==> flow/design.v <==
`timescale 1ns / 1ps
module Receiver(
    input clk, rx, bitDone,
    input [3:0] waitCount,
    output rxDone,
    output [7:0] rxOut
    );
reg [9:0] rxData;
integer rxIndex;
integer rxCount = 0;
parameter IDLE = 0,
          WAIT = 1,
          RECEIVE = 2;
reg [1:0] state = IDLE;
always @(posedge clk)
begin
    case(state)
        IDLE:
        begin
            rxData <= 0;
            rxIndex <= 0;
            rxCount <= 0;
            if(rx == 0)
                state <= WAIT;     
            else
                state <= IDLE;     
        end
        WAIT:
        begin
            if(rxCount < waitCount/2)
            begin
                rxCount <= rxCount + 1;
                state <= WAIT;
            end
            else
            begin
                rxCount <= 0;
                rxData = {rx, rxData[9:1]};
                state <= RECEIVE;
            end
        end
        RECEIVE:
        begin
            if(rxIndex <= 9)
            begin
                if(bitDone == 1)
                begin
                    rxIndex <= rxIndex + 1;
                    state <= WAIT;
                end
            end
            else
            begin
                rxIndex <= 0;
                state <= IDLE;
            end
        end
        default: state <= IDLE;
    endcase
end
assign rxDone = (rxIndex == 9 && bitDone == 1)? 1:0;
assign rxOut = rxData[8:1];
endmodule
# == Reports on Receiver ==
# Tool output for the design above, in the order of the flow.
# Lines are those of the file above, counted from 1.
# Operators: Yosys type, input widths -> output width; for muxes data width and select width s.
# Library cell names are shortened.
# The mark n/a stands for no value.
# design
design,Receiver
clock,clk
library,sky130hd
corner,tt_025C_1v80

# == Elaborated design ==
# Yosys after proc, flatten, opt, wreduce and memory -nomap, before mapping. Memory bits, and registers merged into a memory's read port (data or address), are not among the register bits. Print and check cells are not counted. Equal cells are merged and count once.
# word_totals
regBits,76
in_bits,7
out_inout_bits,9
# classes
addsub,2
n_cmp,2
n_eq,5
mux,13
reduce_and_logical,6
# op_table
cell,n
$pmux 32 s2,2
$mux 32,3
$add 32x2->32 const B,2
$lt 32x3->1,1
$le 32x5->1 const B,1
$eq 32x5->1 const B,1
$pmux 10 s2,1
$mux 10,1
$pmux 2 s3,1
$mux 2,3
$reduce_and 2->1,2
$reduce_bool 2->1,2
$ne 3x3->1 const B,1
$eq 2x1->1 const B,1
$eq 2x2->1 const B,1
$ne 2x2->1 const B,1
$logic_not 2->1,1
$mux 1,2
$logic_and 1x1->1,1

# == Depth ==
# Yosys ltp: most cells in a row. Word level: on the elaborated netlist, between registers, memories and ports. Mapped: between sequential cells and ports; inverters and the memories' decode and read muxes count.
# logic_depth
word_depth,4
abc_area,0
depth_mapped,8
mapped_depth_nobuf,7

# == Netlist ==
# Yosys stat after the flow's synthesis: flattened, memories mapped to cells. It holds for the ABC_AREA given above (unset counts as 0); a run with the other value may have another netlist.
# types
cell_type,n,area_total_um2
edfxtp_1,75,2252.16
xnor2_1,16,140.134
xor2_1,14,122.618
nor2_1,30,112.608
nor4_1,16,100.096
ha_1,6,75.072
nand3_1,15,75.072
buf_4,9,67.565
and2_1,10,62.56
nor2_2,9,56.304
nand2_1,13,48.797
and4_1,5,43.792
nand4_1,7,43.792
inv_1,10,37.536
buf_6,3,33.782
and3_1,5,31.28
nor3_1,6,30.029
nand4_4,1,21.27
# Other cell types: 20; their cells: 26.
# mapped
stdcells,276
yosys_area_um2,3549.7
seqArea_um2,2252.2
flip_flops,75

# == Path before layout ==
# Source: OpenSTA report_checks on the synthesized netlist (no wires, ideal clock, input and output delay 20% of the period each), path of least setup slack; recovery checks are left aside. Register names are those of the netlist, which keeps one name where synthesis merged equal registers.
# synth_timing
kind,register -> register
start,register rxIndex[0]
end,register rxIndex[0]
clock_period_ps,3700
t_arrival_ps,2677
setup_slack_ps,583
delay_ps,3118
path_stages,6
period_less_setup_slack_ps,3117
# "delay_ps" is the arrival time less input delay plus setup time.
# "path_stages" counts driving pins, that of a launching flip-flop among them; a cell with two outputs on the path counts twice.
# "period_less_setup_slack_ps" is the clock period less the worst setup slack; recovery checks do not enter. This is arithmetic on one report: input and output delays are still those of the set period (20% each).
# The rows between start and end are the longest chain of elaborated cells between them; the timing report does not say that the signal goes this way. Where chains are equally long, one stands for them.
# Each line given opens the expression or statement behind the cell; cells for indexed reads and writes are added by Yosys, which also makes memories of some case tables.
# A register here has more assigning lines than the two given.
# The path ends at the enable pin of a flip-flop; only ways to that pin are counted.
# synth_between
cell_sequence,edfxtp_1 -> ha_1 -> nor2_1 -> o21a_1 -> o31ai_4 -> a31oi_1
elab_chain_len,3
cells_between,3
lines_between,1
# synth_lines
element,line,source
start: declaration,9,integer rxIndex;
start: assignment,21,rxIndex <= 0;
start: assignment,48,rxIndex <= rxIndex + 1;
$le 32x5->1,44,if(rxIndex <= 9)
$ne 3x3->1,n/a,
$reduce_and 2->1,n/a,
end: assignment,48,
end: assignment,54,rxIndex <= 0;
end: declaration,9,

# == Timing after layout ==
# Path of least setup slack in the final report of entry B (OpenROAD, finished layout, wires in). Where an end is a register, its clock arrival counts in the times.
# The report prints the path's times to 10 ps; the period is as set.
# layout_timing
kind,input -> output
start,input bitDone
end,output rxDone
clock_period_ps,4510
in_delay_ps,900
output_delay_ps,900
t_arrival_ps,2250
setup_slack_ps,1360
path_stages,4
# The rows between start and end are the longest chain of elaborated cells between them; the timing report does not say that the signal goes this way. Where chains are equally long, one stands for them.
# layout_between
cell_sequence,clkdlybuf4s50_1 -> nand4b_1 -> nor3_1 -> clkdlybuf4s50_1
elab_chain_len,2
cells_between,2
lines_between,1
# layout_lines
element,line,source
start: declaration,3,"input clk, rx, bitDone,"
$logic_and 1x1->1,61,assign rxDone = (rxIndex == 9 && bitDone == 1)? 1:0;
$mux 1,61,
end: declaration,5,"output rxDone,"

# Measured results for Receiver: 2 stored runs of the Yosys and OpenROAD flow on sky130hd. The settings differ; the order carries no meaning. The constraints put input and output delay at 20% of the set period each and load the outputs with 0.01 pF.
# "critical_path_time_ps": the worst setup path's part of the clock period (all of it between registers, 20% less for each end at a port) less its slack. A launch clock that arrives late makes it longer, a capture clock that arrives late makes it shorter.
# "power.total_uw" rests on the timing tool's default activity at the inputs, not on a simulated workload.
# "critical_path_time_ps" is known to 10 ps.
# A setting shown as n/a is not set for that run.
# Among the results, n/a means that no value is shown for the run.
name,entry A,entry B
period_ns,2.62,4.51
CORE_UTILIZATION,54,28
PLACE_DENSITY_LB_ADDON,0.23,n/a
CORE_ASPECT_RATIO,1.66,n/a
CELL_PAD_IN_SITES_GLOBAL_PLACEMENT,2,n/a
CELL_PAD_IN_SITES_DETAIL_PLACEMENT,2,1
GPL_TIMING_DRIVEN,0,0
GPL_ROUTABILITY_DRIVEN,1,n/a
MAX_ROUTING_LAYER,met5,n/a
CAP_MARGIN,20,20
CORE_MARGIN,2,10
SLEW_MARGIN,20,20
SETUP_SLACK_MARGIN,n/a,0.5
PLACE_DENSITY,n/a,0.62
TNS_END_PERCENT,n/a,55
CTS_CLUSTER_SIZE,n/a,46
CTS_CLUSTER_DIAMETER,n/a,174
final_hold_ws_ps,n/a,526
ws_setup_ps,n/a,1360
synth_area_um2,n/a,3549.7
power.total_uw,n/a,2653
die_area_um2,n/a,17581.4
final_util_frac,n/a,0.347
critical_path_time_ps,n/a,1350
path_kind,n/a,input -> output
# Entry A: did not finish, clock tree synthesis stopped with DPL-0033
