==> flow/design.v <==
`timescale 1ns / 1ps
module Transmitter(
    input clk, start,
    input [7:0] txIn,
    output reg tx,
    output txDone,
    output reg bitDone,
    output [3:0] waitCount
    );
reg [9:0] txData;
integer txIndex;
reg startBit = 0;
reg stopBit = 1;
parameter IDLE = 0,
          SEND = 1,
          CHECK = 2;
reg [1:0] state = IDLE;
parameter clkVal = 100_000;
parameter baudRate = 9600;
parameter waitVal = clkVal/baudRate; 
assign waitCount = waitVal;
integer count = 0;
always @(posedge clk)
begin
    if(state == IDLE)
        count <= 0;
    else
        if(count == waitCount)
        begin
            bitDone <= 1;
            count <= 0;
        end
        else
        begin
            count <= count + 1;
            bitDone <= 0;
        end
end
always @(posedge clk)
begin
    case(state)
        IDLE:
        begin
            tx <= 1;        
            txData <= 0;    
            txIndex <= 0;   
            if(start == 1)
            begin
                txData <= {stopBit, txIn, startBit};
                state <= SEND;
            end
            else
                state <= IDLE;
        end
        SEND:
        begin
            tx <= txData[txIndex];
            state <= CHECK;
        end
        CHECK:
        begin 
            if(txIndex <= 9)
            begin
                if(bitDone == 1)
                begin
                    txIndex <= txIndex + 1;
                    state <= SEND;
                end                 
            end
            else
            begin
                txIndex <= 0;
                state <= IDLE;
            end
        end
        default: state <= IDLE;
    endcase    
end
assign txDone = (txIndex == 9 && bitDone == 1)? 1:0;
endmodule
From RTL to reports: Transmitter
What the tools print for Transmitter, step after step.
Lines are those of the file above, counted from 1.
Operators: Yosys type, input widths -> output width; for muxes data width and select width s.
{"block": "design", "design": "Transmitter", "clock_port": "clk", "library": "sky130hd", "lib_corner": "tt_025C_1v80"}

Elaborated design
Counts by Yosys on the flattened word-level netlist (proc, flatten, opt, wreduce; memories kept). Register bits leave out memories and registers merged into their read ports (data or address). Print and check cells are left out. Cells with the same type and inputs are merged into one.
{"block": "word_totals", "register_bits": 77, "in_bits": 10, "word_cells": 31, "output_inout_bits": 7}
{"block": "classes", "equal": 5, "mux": 10, "add_sub_neg": 2, "reduce_and_logical": 6, "cmp": 1, "shift": 1}
{"block": "op_table", "operator": "$add 32x2->32 const B", "count": 2}
{"block": "op_table", "operator": "$pmux 32 s2", "count": 1}
{"block": "op_table", "operator": "$mux 32", "count": 2}
{"block": "op_table", "operator": "$shiftx 10x32->1", "count": 1}
{"block": "op_table", "operator": "$eq 32x4->1 const B", "count": 1}
{"block": "op_table", "operator": "$le 32x5->1 const B", "count": 1}
{"block": "op_table", "operator": "$eq 32x5->1 const B", "count": 1}
{"block": "op_table", "operator": "$pmux 2 s3", "count": 1}
{"block": "op_table", "operator": "$reduce_bool 2->1", "count": 2}
{"block": "op_table", "operator": "$mux 2", "count": 2}
{"block": "op_table", "operator": "$ne 3x3->1 const B", "count": 1}
{"block": "op_table", "operator": "$mux 1", "count": 3}
{"block": "op_table", "operator": "$eq 2x1->1 const B", "count": 1}
{"block": "op_table", "operator": "$eq 2x2->1 const B", "count": 1}
{"block": "op_table", "operator": "$logic_not 2->1", "count": 1}
{"block": "op_table", "operator": "$reduce_and 2->1", "count": 1}
{"block": "op_table", "operator": "$reduce_or 2->1", "count": 1}
{"block": "op_table", "operator": "$pmux 1 s2", "count": 1}
{"block": "op_table", "operator": "$logic_and 1x1->1", "count": 1}

Logic depth
Yosys ltp: most cells in a row. Word level: on the elaborated netlist, between registers, memories and ports. Mapped: between sequential cells and ports; inverters and the memories' decode and read muxes count.
{"block": "depth", "word_depth": 4, "abc_area": 1, "depth_mapped": 12, "ltp_nobuf": 12}

Synthesis result
Source: synth_stat.txt of the flow (Yosys; design flattened, memories mapped). It holds for the ABC_AREA given above (unset counts as 0); a run with the other value may have another netlist.
The area totals of this step are shown rounded.
{"block": "mapped", "seqArea_um2": 2000, "flip_flops": 77, "cells": 727, "mapped_area_um2": 5000, "n_buf": 10}
{"block": "types", "cell_type": "sky130_fd_sc_hd__edfxtp_1", "count": 45, "type_area_um2": 1.35E+03}
{"block": "types", "cell_type": "sky130_fd_sc_hd__nand2_1", "count": 232, "type_area_um2": 870.835}
{"block": "types", "cell_type": "sky130_fd_sc_hd__dfxtp_1", "count": 32, "type_area_um2": 640.614}
{"block": "types", "cell_type": "sky130_fd_sc_hd__nor2_1", "count": 115, "type_area_um2": 431.664}
{"block": "types", "cell_type": "sky130_fd_sc_hd__inv_1", "count": 95, "type_area_um2": 356.592}
{"block": "types", "cell_type": "sky130_fd_sc_hd__nor2_2", "count": 36, "type_area_um2": 225.216}
{"block": "types", "cell_type": "sky130_fd_sc_hd__xor2_1", "count": 24, "type_area_um2": 210.202}
{"block": "types", "cell_type": "sky130_fd_sc_hd__nand3_1", "count": 39, "type_area_um2": 195.187}
{"block": "types", "cell_type": "sky130_fd_sc_hd__inv_2", "count": 25, "type_area_um2": 93.84}
{"block": "types", "cell_type": "sky130_fd_sc_hd__nand4_1", "count": 13, "type_area_um2": 81.328}
{"block": "types", "cell_type": "sky130_fd_sc_hd__ha_1", "count": 5, "type_area_um2": 62.56}
{"block": "types", "cell_type": "sky130_fd_sc_hd__nor3_1", "count": 12, "type_area_um2": 60.058}
{"block": "types", "cell_type": "sky130_fd_sc_hd__nand3_2", "count": 5, "type_area_um2": 50.048}
{"block": "types", "cell_type": "sky130_fd_sc_hd__nor2_4", "count": 4, "type_area_um2": 45.043}
{"block": "types", "cell_type": "sky130_fd_sc_hd__a21oi_1", "count": 7, "type_area_um2": 35.034}
{"block": "types", "cell_type": "sky130_fd_sc_hd__nor4_1", "count": 5, "type_area_um2": 31.28}
{"block": "types", "cell_type": "sky130_fd_sc_hd__buf_4", "count": 4, "type_area_um2": 30.029}
{"block": "types", "cell_type": "sky130_fd_sc_hd__nand2_2", "count": 4, "type_area_um2": 25.024}
Other cell types: 17; their cells: 25.

Path before layout
Source: OpenSTA report_checks on the synthesized netlist (no wires, ideal clock, input and output delay 20% of the period each), path of least setup slack; recovery checks are left aside. Register names are those of the netlist, which keeps one name where synthesis merged equal registers.
{"block": "synth_path", "kind": "reg2reg", "start": "register txIndex[0]", "end": "register txIndex[0]", "arrival_time_ps": 2760, "required_time_ps": 3868, "n_path_buf": 0, "slack_ps": 1108, "stages": 10, "path_delay_ps": 3192, "setup_ps": 432, "period_ps": 4300, "launch_ps": 0, "synth_period_reached_ps": 3192}
"path_delay_ps" is the arrival time less input delay plus setup time.
"stages" counts driving pins, that of a launching flip-flop among them; a cell with two outputs on the path counts twice.
"synth_period_reached_ps" = period - worst setup slack (recovery checks aside). The figure is calculated, with input and output delays left at 20% of the set period.
The rows between start and end are the longest chain of elaborated cells between them; the timing report does not say that the signal goes this way. Where chains are equally long, one stands for them.
Each line given opens the expression or statement behind the cell; cells for indexed reads and writes are added by Yosys, which also makes memories of some case tables.
At most two assigning lines are given for a register; there are more.
The path ends at the enable pin of a flip-flop; only ways to that pin are counted.
{"block": "synth_via", "cell_sequence": "sky130_fd_sc_hd__edfxtp_1 > sky130_fd_sc_hd__inv_2 > sky130_fd_sc_hd__ha_1 > sky130_fd_sc_hd__nand2_1 > sky130_fd_sc_hd__nand2_1 > sky130_fd_sc_hd__nand2_1 > sky130_fd_sc_hd__nor2_1 > sky130_fd_sc_hd__nand2_1 > sky130_fd_sc_hd__nand3_2 > sky130_fd_sc_hd__a21oi_1", "elab_chain_len": 3, "cells_between": 3, "lines_between": 1, "classes_between": "1 x compare; 1 x eq/ne; 1 x reduce/logical"}
{"block": "synth_rtl", "item": "start, declared", "line_no": 11, "text": "integer txIndex;"}
{"block": "synth_rtl", "item": "start, assigned", "line_no": 46, "text": "txIndex <= 0;"}
{"block": "synth_rtl", "item": "start, assigned", "line_no": 66, "text": "txIndex <= txIndex + 1;"}
{"block": "synth_rtl", "item": "$le 32x5->1", "line_no": 62, "text": "if(txIndex <= 9)"}
{"block": "synth_rtl", "item": "$ne 3x3->1"}
{"block": "synth_rtl", "item": "$reduce_and 2->1"}
{"block": "synth_rtl", "item": "end, assigned", "line_no": 66}
{"block": "synth_rtl", "item": "end, assigned", "line_no": 72, "text": "txIndex <= 0;"}
{"block": "synth_rtl", "item": "end, declared", "line_no": 11}

Worst path after layout
Path of least setup slack in the final report of entry B (OpenROAD, finished layout, wires in). Where an end is a register, its clock arrival counts in the times.
The path's times are printed in steps of 10 ps; the period is the one set.
{"block": "layout_path", "kind": "reg2reg", "start": "register txIndex[28]", "end": "register txIndex[6]", "n_path_buf": 5, "setup_ps": 130, "period_ps": 2040, "launch_ps": 370, "stages": 15, "slack_ps": -50, "required_time_ps": 2270, "arrival_time_ps": 2320}
The rows between start and end are the longest chain of elaborated cells between them; the timing report does not say that the signal goes this way. Where chains are equally long, one stands for them.
At most two assigning lines are given for a register; there are more.
The path ends at the data pin of a flip-flop with enable; ways to the enable are not counted.
{"block": "layout_via", "cell_sequence": "sky130_fd_sc_hd__edfxtp_1 > sky130_fd_sc_hd__inv_1 > sky130_fd_sc_hd__nand2_2 > sky130_fd_sc_hd__nor2_1 > sky130_fd_sc_hd__nand2_1 > sky130_fd_sc_hd__nor2_2 > sky130_fd_sc_hd__nand2_1 > sky130_fd_sc_hd__buf_6 > sky130_fd_sc_hd__buf_6 > sky130_fd_sc_hd__nand3_4 > sky130_fd_sc_hd__buf_6 > sky130_fd_sc_hd__nand2_8 > sky130_fd_sc_hd__buf_12 > sky130_fd_sc_hd__buf_12 > sky130_fd_sc_hd__nor2_4", "elab_chain_len": 3, "cells_between": 3, "lines_between": 2, "classes_between": "1 x compare; 2 x mux"}
{"block": "layout_rtl", "item": "start, declared", "line_no": 11, "text": "integer txIndex;"}
{"block": "layout_rtl", "item": "start, assigned", "line_no": 46, "text": "txIndex <= 0;"}
{"block": "layout_rtl", "item": "start, assigned", "line_no": 66, "text": "txIndex <= txIndex + 1;"}
{"block": "layout_rtl", "item": "$le 32x5->1", "line_no": 62, "text": "if(txIndex <= 9)"}
{"block": "layout_rtl", "item": "$mux 32", "line_no": 62}
{"block": "layout_rtl", "item": "$pmux 32 s2", "line_no": 41, "text": "case(state)"}
{"block": "layout_rtl", "item": "end, assigned", "line_no": 46}
{"block": "layout_rtl", "item": "end, assigned", "line_no": 66}
{"block": "layout_rtl", "item": "end, declared", "line_no": 11}

Subject: Transmitter on sky130hd, stored results

Hello all,

Design Transmitter on sky130hd. What follows are 2 stored runs of the flow, each under its own settings; their order means nothing. The constraints put input and output delay at 20% of the set period each and load the outputs with 0.01 pF.
"period_reached_ps" = clock period - worst setup slack. The figure is calculated, with input and output delays left at 20% of the set period.
"critical_path_time_ps" is the time allowed to the run's worst setup path (the clock period less input and output delay, where it has them) less its slack. Clock arrival times count: a late capture clock shortens it, a late launch clock lengthens it.
By "totalPower_uw" is meant OpenSTA's value without simulated activity: inputs other than the clock are taken to toggle once in ten clock periods, and the tool carries that through the logic.
"critical_path_time_ps" is known to 10 ps.
Values from the reports are rounded here.

{"run": "entry A", "settings": { "period_ns": 3.08, "CORE_UTILIZATION": 62, "SETUP_SLACK_MARGIN": -0.3, "PLACE_DENSITY_LB_ADDON": 0.02, "CORE_ASPECT_RATIO": 0.57, "CORE_MARGIN": 4, "CELL_PAD_IN_SITES_GLOBAL_PLACEMENT": 2, "CELL_PAD_IN_SITES_DETAIL_PLACEMENT": 1, "GPL_TIMING_DRIVEN": 0, "GPL_ROUTABILITY_DRIVEN": 0, "MIN_ROUTING_LAYER": "met1", "MAX_ROUTING_LAYER": "met4", "CAP_MARGIN": 20, "SLEW_MARGIN": 20 }, "outcome": "stopped before the end: placement reported FLW-0024"}
{"run": "entry B", "settings": { "period_ns": 2.04, "CORE_UTILIZATION": 48, "SETUP_SLACK_MARGIN": 0.28, "CELL_PAD_IN_SITES_DETAIL_PLACEMENT": 0, "ABC_AREA": 1, "GPL_TIMING_DRIVEN": 0, "GPL_ROUTABILITY_DRIVEN": 0, "CTS_CLUSTER_SIZE": 91, "CTS_CLUSTER_DIAMETER": 237, "CAP_MARGIN": 20, "CORE_MARGIN": 2, "SLEW_MARGIN": 20 }, "results": { "stdcell_area_um2": 6500, "final_setup_tns_ps": -690, "finalUtil_pct": 64, "final_hold_ws_ps": 470, "die_um2": 11000, "synth_area_um2": 5000, "period_reached_ps": 2092, "worst_setup_slack_ps": -52, "totalPower_uw": 7200, "critical_path_time_ps": 2090, "worst_setup_path_type": "reg2reg" }}

Thanks
